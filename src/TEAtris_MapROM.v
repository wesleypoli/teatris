==> flow/design.v <==
module teatris_memoria_mapas (
    input clock,                 
    input [3:0] endereco,        
    output reg [63:0] padrao      
);
    always @(posedge clock) begin
        case (endereco)
            4'd0: padrao <= {16'b00000_01_000000_11_0,48'b0};  
            4'd1: padrao <= {48'b0,16'b0_11_000000_11_00000};  
			4'd2: padrao <= {16'b0,16'b000_01_000000_01_000, 32'b0};  
			4'd3: padrao <= {32'b0,16'b000_00_000000_11_000, 16'b0};  
            4'd4: padrao <= {16'b0, 16'b000_10_000000_11_000,32'b0};  
            4'd5: padrao <= {48'b0,16'b000_11_000000_10_000};  
			4'd6: padrao <= {32'b0,16'b000_01_000000_10_000, 16'b0};  
			4'd7: padrao <= {16'b000_10_000000_01_000, 48'b0};  
			4'd8: padrao <= {48'b0,16'b000_01_000000_11_000};  
            4'd9: padrao <= {32'b0,16'b000_11_000000_10_000, 16'b0};  
			4'd10: padrao <= {16'b000_01_000000_10_000, 48'b0};  
			4'd11: padrao <= {16'b0,16'b000_11_000000_01_000, 32'b0};  
			4'd12: padrao <= {32'b0,16'b000_11_000000_00_000,16'b0};  
            4'd13: padrao <= {16'b000_11_000000_11_000,48'b0};  
			4'd14: padrao <= {16'b0,16'b000_10_000000_10_000, 32'b0};  
			4'd15: padrao <= {48'b0,16'b000_10_000000_01_000};  
            default: padrao <= {8'b11_00_00_11,
									8'b11_01_01_11,
                          8'b11_11_11_11,
                          8'b11_00_00_11,
                          8'b11_11_11_11,
                          8'b11_00_00_11,
                          8'b11_10_11_11,
                          8'b11_00_00_11};
        endcase
    end
endmodule
# Reports on teatris_memoria_mapas
# What the tools print for teatris_memoria_mapas, step after step.
# Lines are those of the file above, counted from 1.
# Cell names lack the library's common part.
# The mark n/a stands for no value.
# setup
top	teatris_memoria_mapas
clk_port	clock
library	sky130hd
pvt_corner	tt_025C_1v80

# Elaborated design
# Counts by Yosys on the flattened word-level netlist (proc, flatten, opt, wreduce; memories kept). Register bits leave out memories and registers merged into their read ports (data or address); mux counts leave out enables and synchronous resets folded into registers. Print and check cells are left out. Cells with the same type and inputs are merged into one.
# Memory sizes are those after Yosys's memory passes, which may raise the word count (mostly to a power of two), join words into wider ones and drop unused or constant bits.
# bits
regBits	64
mem_bits_ro	368
clocked_rd_ports_x_width	23
memories	1
inputBits	5
output_inout_bits	64
word_cells	2
# mem_list
name	size	word_bits	read_ports	wr	line_no	source
(no name shown)	16	23	1	0	7	case (endereco)

# Logic depth
# Depth = most cells in a row (Yosys ltp): at word level without a register or memory, in the mapped netlist without a sequential cell, where the memories' decode and read muxes count.
# logic_depth
word_depth	0
ABC_AREA	0
depth_mapped	3
depth_no_buf	2

# Mapped cells and area
# Yosys stat after the flow's synthesis: flattened, memories mapped to cells. It holds for the ABC_AREA given above (unset counts as 0); a run with the other value may have another netlist.
# synth_totals
stdcells	101
yosys_area_um2	958.4
seq_area_um2	300.3
flip_flops	15
buf_cells	53
# by_type
cell	count	type_area_um2
buf_4	51	382.867
dfxtp_1	15	300.288
xor2_2	2	32.531
buf_6	2	22.522
and3_1	3	18.768
or3b_1	2	17.517
o32ai_2	1	16.266
xnor2_2	1	16.266
a21boi_1	2	15.014
nand3b_1	2	15.014
nand2b_1	2	12.512
o22ai_2	1	12.512
nor2_1	3	11.261
or3b_4	1	11.261
o32ai_1	1	8.758
xor2_1	1	8.758
inv_1	2	7.507
or2b_1	1	7.507
# Not listed: further types 8, cells in them 8.

# Path before layout
# Source: OpenSTA report_checks on the synthesized netlist (no wires, ideal clock, input and output delay 20% of the period each), path of least setup slack; recovery checks are left aside. Register names are those of the netlist, which keeps one name where synthesis merged equal registers.
# synth_timing
path_kind	input port to flip-flop
from	in endereco[3]
to	reg padrao[51]
period_ps	1530
input_delay_ps	306
setup_ps	116
t_first_pin_ps	306
arrival_ps	778
required_ps	1414
setup_slack_ps	636
path_delay_ps	588
driving_pins	3
n_path_buf	1
synth_period_reached_ps	894
# "path_delay_ps" is the arrival time less input delay plus setup time.
# "driving_pins": output pins that drive a net of the path, with the launching flip-flop's if there is one; two outputs of one cell count as two.
# "synth_period_reached_ps" = period - worst setup slack (recovery checks aside). The figure is calculated, with input and output delays left at 20% of the set period.
# A register here has more assigning lines than the two given.
# synth_via
cell_sequence	buf_4 xor2_2 and3_1
# synth_rtl
item	line_no	source
from (decl)	3	input [3:0] endereco,
to (assign)	8	4'd0: padrao <= {16'b00000_01_000000_11_0,48'b0};
to (assign)	9	4'd1: padrao <= {48'b0,16'b0_11_000000_11_00000};
to (decl)	4	output reg [63:0] padrao
# No chain of elaborated cells between the ends is given.

# Worst path after layout
# From the final timing report of run 1: the path of least setup slack in the routed layout; clock arrival at registers is part of the times.
# The path's times are printed in steps of 10 ps; the period is the one set.
# layout_timing
path_kind	input port to flip-flop
from	in endereco[0]
to	reg padrao[20]
period_ps	911
input_delay_ps	180
setup_ps	80
t_first_pin_ps	180
arrival_ps	1060
required_ps	1070
setup_slack_ps	20
driving_pins	4
n_path_buf	2
# A register here has more assigning lines than the two given.
# layout_via
cell_sequence	clkdlybuf4s15_1 buf_6 or3b_4 o32ai_2
# layout_rtl
item	line_no	source
from (decl)	3	input [3:0] endereco,
to (assign)	8	4'd0: padrao <= {16'b00000_01_000000_11_0,48'b0};
to (assign)	9	4'd1: padrao <= {48'b0,16'b0_11_000000_11_00000};
to (decl)	4	output reg [63:0] padrao
# No chain of elaborated cells between the ends is given.

# 2 stored runs of teatris_memoria_mapas in the flow (synthesis by Yosys, layout by OpenROAD, sky130hd cells), in arbitrary order. Constraints: input delay and output delay 20% of the set period each, output load 0.01 pF.
# "achievedPeriod_ps" = clock period - worst setup slack. The figure is calculated, with input and output delays left at 20% of the set period.
# By "power_total_w" is meant OpenSTA's value without simulated activity: inputs other than the clock are taken to toggle once in ten clock periods, and the tool carries that through the logic.
# Settings: n/a = not set for that run.
run	period_ns	CORE_UTILIZATION	CAP_MARGIN	CORE_MARGIN	SLEW_MARGIN	PLACE_DENSITY_LB_ADDON	CELL_PAD_IN_SITES_DETAIL_PLACEMENT	CTS_CLUSTER_SIZE	MAX_ROUTING_LAYER	power_total_w	hold_worst_slack_ps	timing.setup.tns_ps	achievedPeriod_ps	dieArea_um2	synthesis_area_um2	final_util_pct	worst_setup_slack_ps
run 1	0.911	18	20	2	20	n/a	n/a	n/a	n/a	0.001563	264	0	892	5924.4	958.4	22.0	19
run 2	1.29	53	25	2	20	0.2	1	99	met5	0.001007	434	0	1177	2164.6	958.4	64.0	113
