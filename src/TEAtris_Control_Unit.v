==> flow/design.v <==
module teatris_uc (
    input clock,               
    input reset,               
    input timeout,             
    input start,               
    input fim_sequencia,       
    input tem_jogada,          
    input jogada_ok,           
	 input fim_timer_animacao,
    output reg zera_contador,     
    output reg conta_contador,    
    output reg enable_memoria,    
    output reg registra_jogada,   
    output reg compara_jogada,    
    output reg timer_restart,     
    output reg game_over,         
    output reg zera_jogada,
	 output reg timer_animacao_restart,
	 output reg [1:0] sel_mapa,
	 output reg conta_timer_animacao,
    output reg conta_erro,
    output reg zera_erro,
	 output reg sel_peca,
	 output reg mapa_fim,
    output reg [4:0] db_estado    
);
    localparam INICIAL            = 5'b00000;  
    localparam CONFIGURA_JOGO     = 5'b00001;  
    localparam CARREGA_DADO       = 5'b00010;  
    localparam MOSTRA_DADO        = 5'b00011;  
    localparam ESPERA_JOGADA      = 5'b00100;  
    localparam TIMEOUT            = 5'b00101;  
    localparam REGISTRA           = 5'b00110;  
    localparam COMPARA            = 5'b00111;  
    localparam ANALISA_SEQUENCIA  = 5'b01000;  
    localparam FIM                = 5'b01001;  
    localparam ERRO_JOGADA        = 5'b01010;  
	 localparam ACERTA_JOGADA	  = 5'b01011;  
	 localparam MOSTRA_ACERTO	  = 5'b01100;  
	 localparam MOSTRA_ORIGINAL	  = 5'b01101;  
	 localparam ZERA_TIMER_ANIMACAO = 5'b01110;  
	 localparam MOSTRA_ERRO			 = 5'b01111;  
	 localparam ZERA_TIMER_ANIMACAO_ERRO = 5'b10000;  
	 localparam MOSTRA_ORIGINAL_ERRO	= 5'b10001;  
	 localparam MOSTRA_FIM	= 5'b10010;  
    reg [4:0] Eatual, Eprox;
    always @(posedge clock or posedge reset) begin
        if (reset)
            Eatual <= INICIAL;
        else
            Eatual <= Eprox;
    end
    always @(*) begin
        case (Eatual)
            INICIAL: 
                Eprox = start ? CONFIGURA_JOGO : INICIAL;
            CONFIGURA_JOGO: 
                Eprox = CARREGA_DADO;
            CARREGA_DADO: 
                Eprox = MOSTRA_DADO;
            MOSTRA_DADO: 
                Eprox = ESPERA_JOGADA;
            ESPERA_JOGADA:
					 Eprox = timeout ? TIMEOUT : tem_jogada ? REGISTRA : ESPERA_JOGADA;
            TIMEOUT: 
                Eprox = start ? INICIAL : TIMEOUT;
            REGISTRA: 
                Eprox = COMPARA;
            COMPARA: 
					 Eprox = jogada_ok ? ACERTA_JOGADA : ERRO_JOGADA;
			ACERTA_JOGADA:
				 Eprox = MOSTRA_ACERTO;
			MOSTRA_ACERTO:
				 Eprox = fim_timer_animacao ? ZERA_TIMER_ANIMACAO : MOSTRA_ACERTO;
			ZERA_TIMER_ANIMACAO:
				 Eprox = MOSTRA_ORIGINAL;
			MOSTRA_ORIGINAL:
				 Eprox = fim_timer_animacao ? ANALISA_SEQUENCIA : MOSTRA_ORIGINAL;
            ANALISA_SEQUENCIA: 
                Eprox = fim_sequencia ? FIM : CARREGA_DADO;
            ERRO_JOGADA:
					Eprox = MOSTRA_ERRO;
				MOSTRA_ERRO:
					Eprox = fim_timer_animacao ? ZERA_TIMER_ANIMACAO_ERRO : MOSTRA_ERRO ;
				ZERA_TIMER_ANIMACAO_ERRO:
					Eprox = MOSTRA_ORIGINAL_ERRO;
				MOSTRA_ORIGINAL_ERRO:
					Eprox = ANALISA_SEQUENCIA;
            FIM: 
                Eprox = MOSTRA_FIM;
				MOSTRA_FIM:
					Eprox = start ? INICIAL : FIM;
            default: 
                Eprox = INICIAL;
        endcase
    end
    always @(*) begin
        conta_erro = 1'b0;
        zera_erro = 1'b0;
        zera_contador = 1'b0;
		zera_jogada = 1'b0;
        conta_contador = 1'b0;
        enable_memoria = 1'b0;
        registra_jogada = 1'b0;
        compara_jogada = 1'b0;
        timer_restart = 1'b0;
        game_over = 1'b0;
        db_estado = Eatual;   
		timer_animacao_restart = 1'b0;
        sel_mapa = 2'b00;
		  sel_peca = 1'b0;
		conta_timer_animacao = 1'b0;
		mapa_fim = 1'b0;
        case (Eatual)
            INICIAL: begin
                zera_contador = 1'b1;
                timer_restart = 1'b1;
					 zera_jogada = 1'b0;
                zera_erro = 1'b1;
					 mapa_fim = 1'b0;
            end
            CONFIGURA_JOGO: begin
                zera_contador = 1'b1;
                timer_restart = 1'b1;
				zera_jogada = 1'b0;
                zera_erro = 1'b1;
					 mapa_fim = 1'b0;
            end
            CARREGA_DADO: begin
			    zera_contador = 1'b0;
              enable_memoria = 1'b1;
				  mapa_fim = 1'b0;
            end
            MOSTRA_DADO: begin
	             zera_contador = 1'b0;
                enable_memoria = 1'b1;
                timer_restart = 1'b1;
					 mapa_fim = 1'b0;
            end
            ESPERA_JOGADA: begin
					 zera_contador = 1'b0;
                mapa_fim = 1'b0;
            end
				ACERTA_JOGADA:begin
				   zera_contador = 1'b0;
					sel_mapa = 2'b00;
					mapa_fim = 1'b0;
				end
				MOSTRA_ACERTO:begin
				   zera_contador = 1'b0;
					sel_mapa = 2'b01;
					sel_peca = 1'b1;
					conta_timer_animacao = 1'b1;
					mapa_fim = 1'b0;
				end
				ZERA_TIMER_ANIMACAO:begin
					timer_animacao_restart = 1'b1;
					mapa_fim = 1'b0;
				end
				MOSTRA_ORIGINAL:begin
				   zera_contador = 1'b0;
					sel_mapa = 2'b01;
					sel_peca = 1'b1;
					conta_timer_animacao = 1'b1;
					mapa_fim = 1'b0;
				end
            TIMEOUT: begin
				zera_contador = 1'b0;
                game_over = 1'b1;
					 mapa_fim = 1'b0;
            end
            REGISTRA: begin
                registra_jogada = 1'b1;
					 mapa_fim = 1'b0;
            end
            COMPARA: begin
			    zera_contador = 1'b0;
				 mapa_fim = 1'b0;
            end
            ANALISA_SEQUENCIA: begin
				zera_contador = 1'b0;
            conta_contador = 1'b1;
				timer_animacao_restart = 1'b1;
				enable_memoria = 1'b1;
            timer_restart = 1'b1;
				mapa_fim = 1'b0;
            end
            ERRO_JOGADA: begin
					 conta_erro = 1'b1;
                zera_contador = 1'b0;
					 sel_mapa = 2'b00;
					 mapa_fim = 1'b0;
            end
				MOSTRA_ERRO:begin
					zera_contador = 1'b0;
					sel_mapa = 2'b11;
					sel_peca = 1'b1;
					conta_timer_animacao = 1'b1;
					mapa_fim = 1'b0;
				end
				ZERA_TIMER_ANIMACAO_ERRO:begin
					timer_animacao_restart = 1'b1;
					mapa_fim = 1'b0;
				end
				MOSTRA_ORIGINAL_ERRO:begin
					zera_contador = 1'b0;
					sel_mapa = 2'b11;
					sel_peca = 1'b1;
					conta_timer_animacao = 1'b1;
					mapa_fim = 1'b0;
				end
            FIM: begin
				zera_contador = 1'b0;
				mapa_fim		  = 1'b1;
            end
				MOSTRA_FIM: begin
				zera_contador = 1'b0;
				mapa_fim		  = 1'b1;
            end
            default: begin
                zera_contador = 1'b1;
					 mapa_fim = 1'b0;
            end
        endcase
    end
endmodule
-- Step by step through the tools: teatris_uc
What the tools print for teatris_uc, step after step.
Line numbers count from 1 in the design file above.
Operators carry their Yosys type and port widths (W data, S select, Z words).
Library cell names are shortened.
The mark -- stands for no value.
- top: teatris_uc
- clock input: clock
- cell library: sky130hd
- timing corner: tt_025C_1v80

-- Elaborated design
Source: Yosys, flattened and elaborated, memories not mapped. Widths are those after wreduce; folded enables and synchronous resets count as part of the registers. Registers that Yosys merges into a memory's read port (data or address) are not register bits. Print and check cells do not count. Equal cells are merged and count once.
Memory sizes are those after Yosys's memory passes, which may raise the word count (mostly to a power of two), join words into wider ones and drop unused or constant bits.
- noted bits in registers: 5
- noted bits in latches: 0
- memory bits (writable): 0
- bits in read-only memories: 448
- noted clocked read ports x word width: 0
- memories: 1
- input bits: 8
- output and inout bits: 21
- add/subtract/negate cells at 0
- noted multipliers: 0
- div/mod/pow operators: 0
- $lt $le $gt $ge at 0
- noted eq/ne operators: 18
- noted shift operators: 0
- muxes and demuxes: 11
- bitwise operators at 0
- reductions and logical operators at 1
- memories (name ; depth ; width ; rd ports ; write ports ; line ; text):
    (no name shown) ; 32 ; 14 ; 1 ; 0 ; 114 ; case (Eatual)
- operators with widths (cell ; number):
    $pmux W5 S19 ; 1
    $eq A5 B4 Y1 const B ; 8
    $eq A5 B3 Y1 const B ; 4
    $eq A5 B5 Y1 const B ; 3
    $eq A5 B2 Y1 const B ; 2
    $mux W4 ; 2
    $mux W3 ; 2
    $mux W2 ; 3
    $eq A5 B1 Y1 const B ; 1
    $logic_not A5 Y1 ; 1
    $mux W5 ; 1
    $mux W1 ; 2

-- Longest topological paths
Longest topological path by Yosys (ltp), each cell counted once; first at word level (registers and memories cut), then after technology mapping (sequential cells cut; the memories' decode and read muxes count).
- word-level depth: 3
- noted ABC_AREA: 0
- depth in mapped cells: 6

-- Synthesis result
Yosys stat after the flow's synthesis: flattened, memories mapped to cells. It holds for the ABC_AREA given above (unset counts as 0); a run with the other value may have another netlist.
- cells by type (cell type ; number ; total area (um^2)):
    dfrtp_1 ; 5 ; 125.12
    buf_4 ; 6 ; 45.043
    nor2_1 ; 10 ; 37.536
    o211ai_1 ; 4 ; 30.029
    nor2_2 ; 4 ; 25.024
    o21ai_1 ; 5 ; 25.024
    buf_6 ; 2 ; 22.522
    nand2_1 ; 6 ; 22.522
    a21oi_1 ; 4 ; 20.019
    buf_2 ; 4 ; 20.019
    and3_1 ; 3 ; 18.768
    a22o_1 ; 2 ; 17.517
    a2111oi_2 ; 1 ; 15.014
    and2b_1 ; 2 ; 15.014
    nand3_1 ; 3 ; 15.014
    and2_1 ; 2 ; 12.512
    and4bb_1 ; 1 ; 12.512
    nand2b_1 ; 2 ; 12.512
Other cell types: 22; their cells: 26.
- noted mapped cells: 92
- noted synthesis area: 669.4 um^2
- sequential part of the area: 125.1 um^2
- mapped flip-flops: 5

-- Path before layout
OpenSTA on the mapped netlist: ideal clock, no wires. The path of least setup slack (recovery checks aside). Input and output delay are each 20% of the period. Register names are those of the netlist, which keeps one name where synthesis merged equal registers.
- kind: reg-to-output
- start: reg Eatual[2]
- end: out sel_mapa[0]
- clock period at 2.21 ns
- noted launch time at the first pin: 0.000 ns
- arrival at 1.328 ns
- required time at 1.768 ns
- slack: 0.440 ns
- path delay at 1.328 ns
- driving pins on the path: 6
- buffers on the path: 3
- noted period reached after synthesis: 1.77 ns
"path delay" = arrival - input delay + setup time.
At an output port there is no setup time.
"driving pins on the path": output pins that drive a net of the path, with the launching flip-flop's if there is one; two outputs of one cell count as two.
"period reached after synthesis" = period - worst setup slack (recovery checks aside). The figure is calculated, with input and output delays left at 20% of the set period.
The rows between start and end are the longest chain of elaborated cells between them; the timing report does not say that the signal goes this way. Where chains are equally long, one stands for them.
Each line given opens the expression or statement behind the cell; cells for indexed reads and writes are added by Yosys, which also makes memories of some case tables.
A memory read counts as a cell of the chain, while the word-level depth stops at memories.
- cell sequence: dfrtp_1 buf_2 buf_2 nand2_1 o21ai_1 buf_4
- noted cells in the longest elaborated chain: 1
- elaborated cells on any way between the ends at 1
- source lines of those cells at 1
- classes of those cells: memory: 1
- ends and longest elaborated chain, post-synthesis (what ; line ; text):
    start, declared ; 46 ; reg [4:0] Eatual, Eprox;
    start, assigned ; 49 ; Eatual <= INICIAL;
    start, assigned ; 51 ; Eatual <= Eprox;
    $mem_v2 Z32 W14 ; 114 ; case (Eatual)
    end, declared ; 19 ; output reg [1:0] sel_mapa,

-- Timing after layout
From the final timing report of stored run 2: the path of least setup slack in the routed layout; clock arrival at registers is part of the times.
- kind: reg-to-output
- start: reg Eatual[1]
- end: out sel_mapa[1]
- clock period at 1.31 ns
- noted launch time at the first pin: 0.26 ns
- arrival at 1.49 ns
- required time at 1.05 ns
- slack: -0.44 ns
- driving pins on the path: 6
- buffers on the path: 2
The rows between start and end are the longest chain of elaborated cells between them; the timing report does not say that the signal goes this way. Where chains are equally long, one stands for them.
A memory read counts as a cell of the chain, while the word-level depth stops at memories.
- cell sequence: dfrtp_2 buf_12 nor2_4 nand3b_1 a21oi_2 buf_2
- noted cells in the longest elaborated chain: 1
- elaborated cells on any way between the ends at 1
- source lines of those cells at 1
- classes of those cells: memory: 1
- ends and longest elaborated chain, post-layout (what ; line ; text):
    start, declared ; 46 ; reg [4:0] Eatual, Eprox;
    start, assigned ; 49 ; Eatual <= INICIAL;
    start, assigned ; 51 ; Eatual <= Eprox;
    $mem_v2 Z32 W14 ; 114 ; case (Eatual)
    end, declared ; 19 ; output reg [1:0] sel_mapa,

Add stored flow runs of teatris_uc

2 stored runs of teatris_uc in the flow (synthesis by Yosys, layout by OpenROAD, sky130hd cells), in arbitrary order. Constraints: input delay and output delay 20% of the set period each, output load 0.01 pF.
"reached clock period": clock period set for the run, less the worst setup slack. It is reckoned from that one timing run; input and output delays stay at 20% of the period that was set.
"critical setup path time" = time allowed to the worst setup path (clock period - input delay - output delay, where it has them) - its slack; a late launch clock adds to it, a late capture clock takes from it.
By "total power of the final layout" is meant OpenSTA's value without simulated activity: inputs other than the clock are taken to toggle once in ten clock periods, and the tool carries that through the logic.

Stored run 1

==> flow/run.sh <==
#!/bin/bash
# the make line also repeats the synthesis and layout settings of config.mk as NAME=value (left out here)
make -C /OpenROAD-flow-scripts/flow DESIGN_CONFIG=/design/flow/config.mk WORK_HOME=/design/flow/orfs CLKGATE_MAP_FILE= finish
==> flow/config.mk <==
export PLATFORM = sky130hd
export DESIGN_NAME = teatris_uc
export DESIGN_NICKNAME = teatris_uc
export VERILOG_FILES = /design/flow/design.v
export SDC_FILE = /design/flow/constraint.sdc
export NUM_CORES = 4
export LEC_CHECK = 0
export CAP_MARGIN = 20
export CORE_MARGIN = 2
export CORE_UTILIZATION = 68
export SLEW_MARGIN = 20
==> flow/constraint.sdc <==
create_clock -name core_clock -period 1.96 [get_ports {clock}]
set_input_delay 0.3920 -clock core_clock [delete_from_list [all_inputs] [get_ports {clock}]]
set_output_delay 0.3920 -clock core_clock [all_outputs]
set_load 0.01 [all_outputs]

Stored run 1: no results, placement failed with GPL-0301.

Stored run 2

==> flow/run.sh <==
#!/bin/bash
# the make line also repeats the synthesis and layout settings of config.mk as NAME=value (left out here)
make -C /OpenROAD-flow-scripts/flow DESIGN_CONFIG=/design/flow/config.mk WORK_HOME=/design/flow/orfs CLKGATE_MAP_FILE= finish
==> flow/config.mk <==
export PLATFORM = sky130hd
export DESIGN_NAME = teatris_uc
export DESIGN_NICKNAME = teatris_uc
export VERILOG_FILES = /design/flow/design.v
export SDC_FILE = /design/flow/constraint.sdc
export NUM_CORES = 4
export LEC_CHECK = 0
export CAP_MARGIN = 20
export CELL_PAD_IN_SITES_DETAIL_PLACEMENT = 1
export CORE_ASPECT_RATIO = 0.99
export CORE_MARGIN = 2
export CORE_UTILIZATION = 26
export GPL_ROUTABILITY_DRIVEN = 1
export MAX_ROUTING_LAYER = met5
export PLACE_DENSITY_LB_ADDON = 0.25
export SLEW_MARGIN = 35
==> flow/constraint.sdc <==
create_clock -name core_clock -period 1.31 [get_ports {clock}]
set_input_delay 0.2620 -clock core_clock [delete_from_list [all_inputs] [get_ports {clock}]]
set_output_delay 0.2620 -clock core_clock [all_outputs]
set_load 0.01 [all_outputs]

Measured in stored run 2:
- noted the final setup TNS: -6.572 ns
- lowest setup slack: -0.437 ns
- die footprint at 2,996.4 um^2
- noted the synthesized cell area: 669.4 um^2
- reached clock period at 1.747 ns
- noted the critical setup path time: 1.49 ns
- critical path type: reg-to-output
- noted the total power of the final layout: 4,443 µW
- noted the post-layout utilization: 69.6 %
- standard-cell area after layout: 1,725.4 um^2
